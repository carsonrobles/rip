==> flow/design.v <==
package uart_pkg;
  parameter bit UART_START_BIT = 1'b0;
  parameter bit UART_STOP_BIT  = 1'b1;
endpackage
module sync_fifo #(
  parameter  int WIDTH = 32,
  parameter  int DEPTH = 8,
  localparam int  PTR_WIDTH = $clog2(DEPTH)
) (
  input              clk_i,
  input              rst_ni,
  input              push_i,
  output             full_o,
  input  [WIDTH-1:0] data_i,
  input              pop_i,
  output             empty_o,
  output [WIDTH-1:0] data_o
);
  wire wr = push_i;
  wire rd = pop_i;
  logic [PTR_WIDTH:0] wr_ptr;
  logic [PTR_WIDTH:0] rd_ptr;
  always_ff @(posedge clk_i) begin
    if (~rst_ni) wr_ptr <= '0;
    else if (wr) wr_ptr <= wr_ptr + 1;
  end
  always_ff @(posedge clk_i) begin
    if (~rst_ni) rd_ptr <= '0;
    else if (rd) rd_ptr <= rd_ptr + 1;
  end
  wire ptr_cmp = (wr_ptr[PTR_WIDTH-1:0] == rd_ptr[PTR_WIDTH-1:0]);
  assign full_o  = ptr_cmp & (wr_ptr[PTR_WIDTH] != rd_ptr[PTR_WIDTH]);
  assign empty_o = ptr_cmp & (wr_ptr[PTR_WIDTH] == rd_ptr[PTR_WIDTH]);
  logic [WIDTH-1:0] mem [DEPTH];
  always_ff @(posedge clk_i) begin
    if (wr)
      mem[wr_ptr[PTR_WIDTH-1:0]] <= data_i;
  end
  assign data_o = mem[rd_ptr[PTR_WIDTH-1:0]];
endmodule
---- Tool chain data of sync_fifo ----
What the tools print for sync_fifo, step after step.
Line numbers count from 1 in the design file above.
Library cell names are shortened.
The mark n/a stands for no value.
set-up
  design top .............................. sync_fifo
  clock port .............................. clk_i
  library ................................. sky130hd
  timing corner ........................... tt_025C_1v80

---- Word level ----
Yosys after proc, flatten, opt, wreduce and memory -nomap, before mapping. Print and check cells are not counted. Equal cells are merged and count once.
Yosys's memory passes give these memory sizes; they may raise the number of words (mostly to a power of two), join words into wider ones and drop unused or constant bits.
bit counts
  bits in registers ....................... 8
  bits in writable memories ............... 256
  word width x clocked read ports ......... 32
  memories kept ........................... 1
  input port bits ......................... 36
  output and inout bits ................... 34
  elaborated cells ........................ 15
cells by class
  $add $sub $neg .......................... 2
  equality and inequality tests ........... 3
  muxes and demuxes ....................... 5
  bitwise gates (word level) .............. 2
memory list
  memory  words  bits a word  read ports  wr ports  line  RTL
  mem     8      32           1           1         34    logic [WIDTH-1:0] mem [DEPTH];
operators by type and width
  cell                                                            number
  32-bit two-way mux                                              1
  3-bit two-way mux                                               3
  4-bit by 1-bit adder with 4-bit output (second input constant)  2
  3-bit equality test                                             1
  1-bit bitwise AND                                               2
  1-bit equality test                                             1
  1-bit != test                                                   1
  1-bit two-way mux                                               1

---- Logic depth ----
Longest topological path by Yosys (ltp), each cell counted once; first at word level (registers and memories cut), then after technology mapping (sequential cells cut; the memories' decode and read muxes count).
depth
  depth in word-level cells ............... 3
  ABC_AREA ................................ 0
  depth in mapped cells ................... 4
  depth with buffers taken out ............ 4

---- After synthesis ----
Yosys stat after the flow's synthesis: flattened, memories mapped to cells. It holds for the ABC_AREA given above (unset counts as 0); a run with the other value may have another netlist.
The area totals of this step are shown rounded.
synthesis totals
  cell count .............................. 426
  chip area (Yosys) ....................... 10270 µm²
  sequential area ......................... 7908 µm²
  flip-flop cells ......................... 267
  buffer cells ............................ 20
cells by type
  cell      number  area in all (µm²)
  edfxtp_1  256     7.69E+03
  mux4_1    40      1.05E+03
  mux4_2    24      540.518
  mux2_2    32      360.346
  dfxtp_1   11      220.211
  buf_6     7       78.826
  xnor2_1   7       61.309
  and2_1    6       37.536
  buf_2     6       30.029
  nor2_1    7       26.275
  ha_1      2       25.024
  mux2i_1   2       20.019
  clkbuf_1  5       18.768
  nand2b_1  3       18.768
  nor2b_1   3       18.768
  xor2_1    2       17.517
  nand2_1   4       15.014
  nor3_1    2       10.01
Not listed: further types 6, cells in them 7.

---- Timing after synthesis ----
OpenSTA on the mapped netlist: ideal clock, no wires. The path of least setup slack (recovery checks aside). Input and output delay are each 20% of the period. Register names are those of the netlist, which keeps one name where synthesis merged equal registers.
timing path post-synthesis
  path kind ............................... in2reg
  from .................................... input port push_i
  to ...................................... memory mem[2][0]
  period .................................. 4.05 ns
  input delay ............................. 0.810 ns
  library setup time ...................... 0.461 ns
  time at the first pin ................... 0.810 ns
  arrival ................................. 3.131 ns
  required time ........................... 3.589 ns
  setup slack ............................. 0.458 ns
  delay of the path ....................... 2.782 ns
  stages .................................. 2
  path buffers ............................ 0
  period reached after synthesis .......... 3.592 ns
"delay of the path" is the arrival time less input delay plus setup time.
"stages": output pins that drive a net of the path, with the launching flip-flop's if there is one; two outputs of one cell count as two.
"period reached after synthesis" = period - worst setup slack (recovery checks aside). The figure is calculated, with input and output delays left at 20% of the set period.
The rows between start and end are the longest chain of elaborated cells between them; the timing report does not say that the signal goes this way. Where chains are equally long, one stands for them.
Each line given opens the expression or statement behind the cell; cells for indexed reads and writes are added by Yosys, which also makes memories of some case tables.
Only ways into the end's enable, where the timed path ends, are counted here.
between the ends, post-synthesis
  path through ............................ nand2_1 nor3_1
  cells in the longest elaborated chain ... 1
  elaborated cells on any way between the ends .. 2
  RTL lines with such cells ............... 1
  classes of those cells .................. mux (2)
ends and longest elaborated chain, post-synthesis
  element            line  RTL
  from (decl)        12    input              push_i,
  3-bit two-way mux  36    if (wr)
  to (decl)          34    logic [WIDTH-1:0] mem [DEPTH];

---- Timing after layout ----
From the final timing report of run 1: the path of least setup slack in the routed layout; clock arrival at registers is part of the times.
timing path post-layout
  path kind ............................... reg2out
  from .................................... register (name not given)
  to ...................................... output port data_o[0]
  period .................................. 3.99 ns
  external output delay ................... 0.80 ns
  time at the first pin ................... 0.52 ns
  arrival ................................. 2.83 ns
  required time ........................... 3.19 ns
  setup slack ............................. 0.36 ns
  stages .................................. 5
  path buffers ............................ 2
between the ends, post-layout
  path through ............................ dfxtp_4 buf_4 mux4_1 mux2_2 clkdlybuf4s50_1
ends and longest elaborated chain, post-layout
  element    line  RTL
  to (decl)  17    output [WIDTH-1:0] data_o
No chain of elaborated cells between the ends is given.

--- measured runs ---
Measured results for sync_fifo: 2 stored runs of the Yosys and OpenROAD flow on sky130hd. The settings differ; the order carries no meaning. The constraints put input and output delay at 20% of the set period each and load the outputs with 0.01 pF.
"period achieved" is the run's clock period less its worst setup slack. It is reckoned from that one timing run; input and output delays stay at 20% of the period that was set.
By "time on the worst setup path" is meant the share of the clock period that the worst setup path is allowed (20% is reserved at inputs, 20% at outputs), minus its slack. Clock arrival times at its registers enter into it.
By "total power of the final layout" is meant OpenSTA's value without simulated activity: inputs other than the clock are taken to toggle once in ten clock periods, and the tool carries that through the logic.
The measured numbers are rounded.

======== run 1 ========
==> flow/run.sh <==
#!/bin/bash
# the make line also repeats the synthesis and layout settings of config.mk as NAME=value (left out here)
make -C /OpenROAD-flow-scripts/flow DESIGN_CONFIG=/design/flow/config.mk WORK_HOME=/design/flow/orfs CLKGATE_MAP_FILE= finish
==> flow/config.mk <==
export PLATFORM = sky130hd
export DESIGN_NAME = sync_fifo
export DESIGN_NICKNAME = sync_fifo
export VERILOG_FILES = /design/flow/design.v
export SDC_FILE = /design/flow/constraint.sdc
export NUM_CORES = 4
export LEC_CHECK = 0
export CAP_MARGIN = 20
export CORE_MARGIN = 2
export CORE_UTILIZATION = 40
export SLEW_MARGIN = 20
==> flow/constraint.sdc <==
create_clock -name core_clock -period 3.99 [get_ports {clk_i}]
set_input_delay 0.7980 -clock core_clock [delete_from_list [all_inputs] [get_ports {clk_i}]]
set_output_delay 0.7980 -clock core_clock [all_outputs]
set_load 0.01 [all_outputs]

-------- measured, run 1 --------
  standard-cell area after layout ......... 12320 µm²
  synthesized cell area ................... 10270 µm²
  overall die area ........................ 26980 µm²
  period achieved ......................... 3.632 ns
  time on the worst setup path ............ 2.83 ns
  critical path type ...................... reg2out
  total negative slack on setup checks .... 0.000 ns
  lowest hold slack ....................... 0.548 ns
  total power of the final layout ......... 6037 uW
  setup slack of the worst path ........... 0.358 ns

======== run 2 ========
==> flow/run.sh <==
#!/bin/bash
# the make line also repeats the synthesis and layout settings of config.mk as NAME=value (left out here)
make -C /OpenROAD-flow-scripts/flow DESIGN_CONFIG=/design/flow/config.mk WORK_HOME=/design/flow/orfs CLKGATE_MAP_FILE= finish
==> flow/config.mk <==
export PLATFORM = sky130hd
export DESIGN_NAME = sync_fifo
export DESIGN_NICKNAME = sync_fifo
export VERILOG_FILES = /design/flow/design.v
export SDC_FILE = /design/flow/constraint.sdc
export NUM_CORES = 4
export LEC_CHECK = 0
export ABC_AREA = 0
export CAP_MARGIN = 20
export CORE_MARGIN = 2
export CORE_UTILIZATION = 34
export CTS_CLUSTER_DIAMETER = 108
export MAX_ROUTING_LAYER = met5
export SLEW_MARGIN = 35
==> flow/constraint.sdc <==
create_clock -name core_clock -period 3.74 [get_ports {clk_i}]
set_input_delay 0.7480 -clock core_clock [delete_from_list [all_inputs] [get_ports {clk_i}]]
set_output_delay 0.7480 -clock core_clock [all_outputs]
set_load 0.01 [all_outputs]

-------- measured, run 2 --------
  standard-cell area after layout ......... 12480 µm²
  synthesized cell area ................... 10270 µm²
  overall die area ........................ 31630 µm²
  period achieved ......................... 3.465 ns
  time on the worst setup path ............ 2.72 ns
  critical path type ...................... reg2out
  total negative slack on setup checks .... 0.000 ns
  lowest hold slack ....................... 0.534 ns
  total power of the final layout ......... 6678 uW
  setup slack of the worst path ........... 0.275 ns
--- end ---
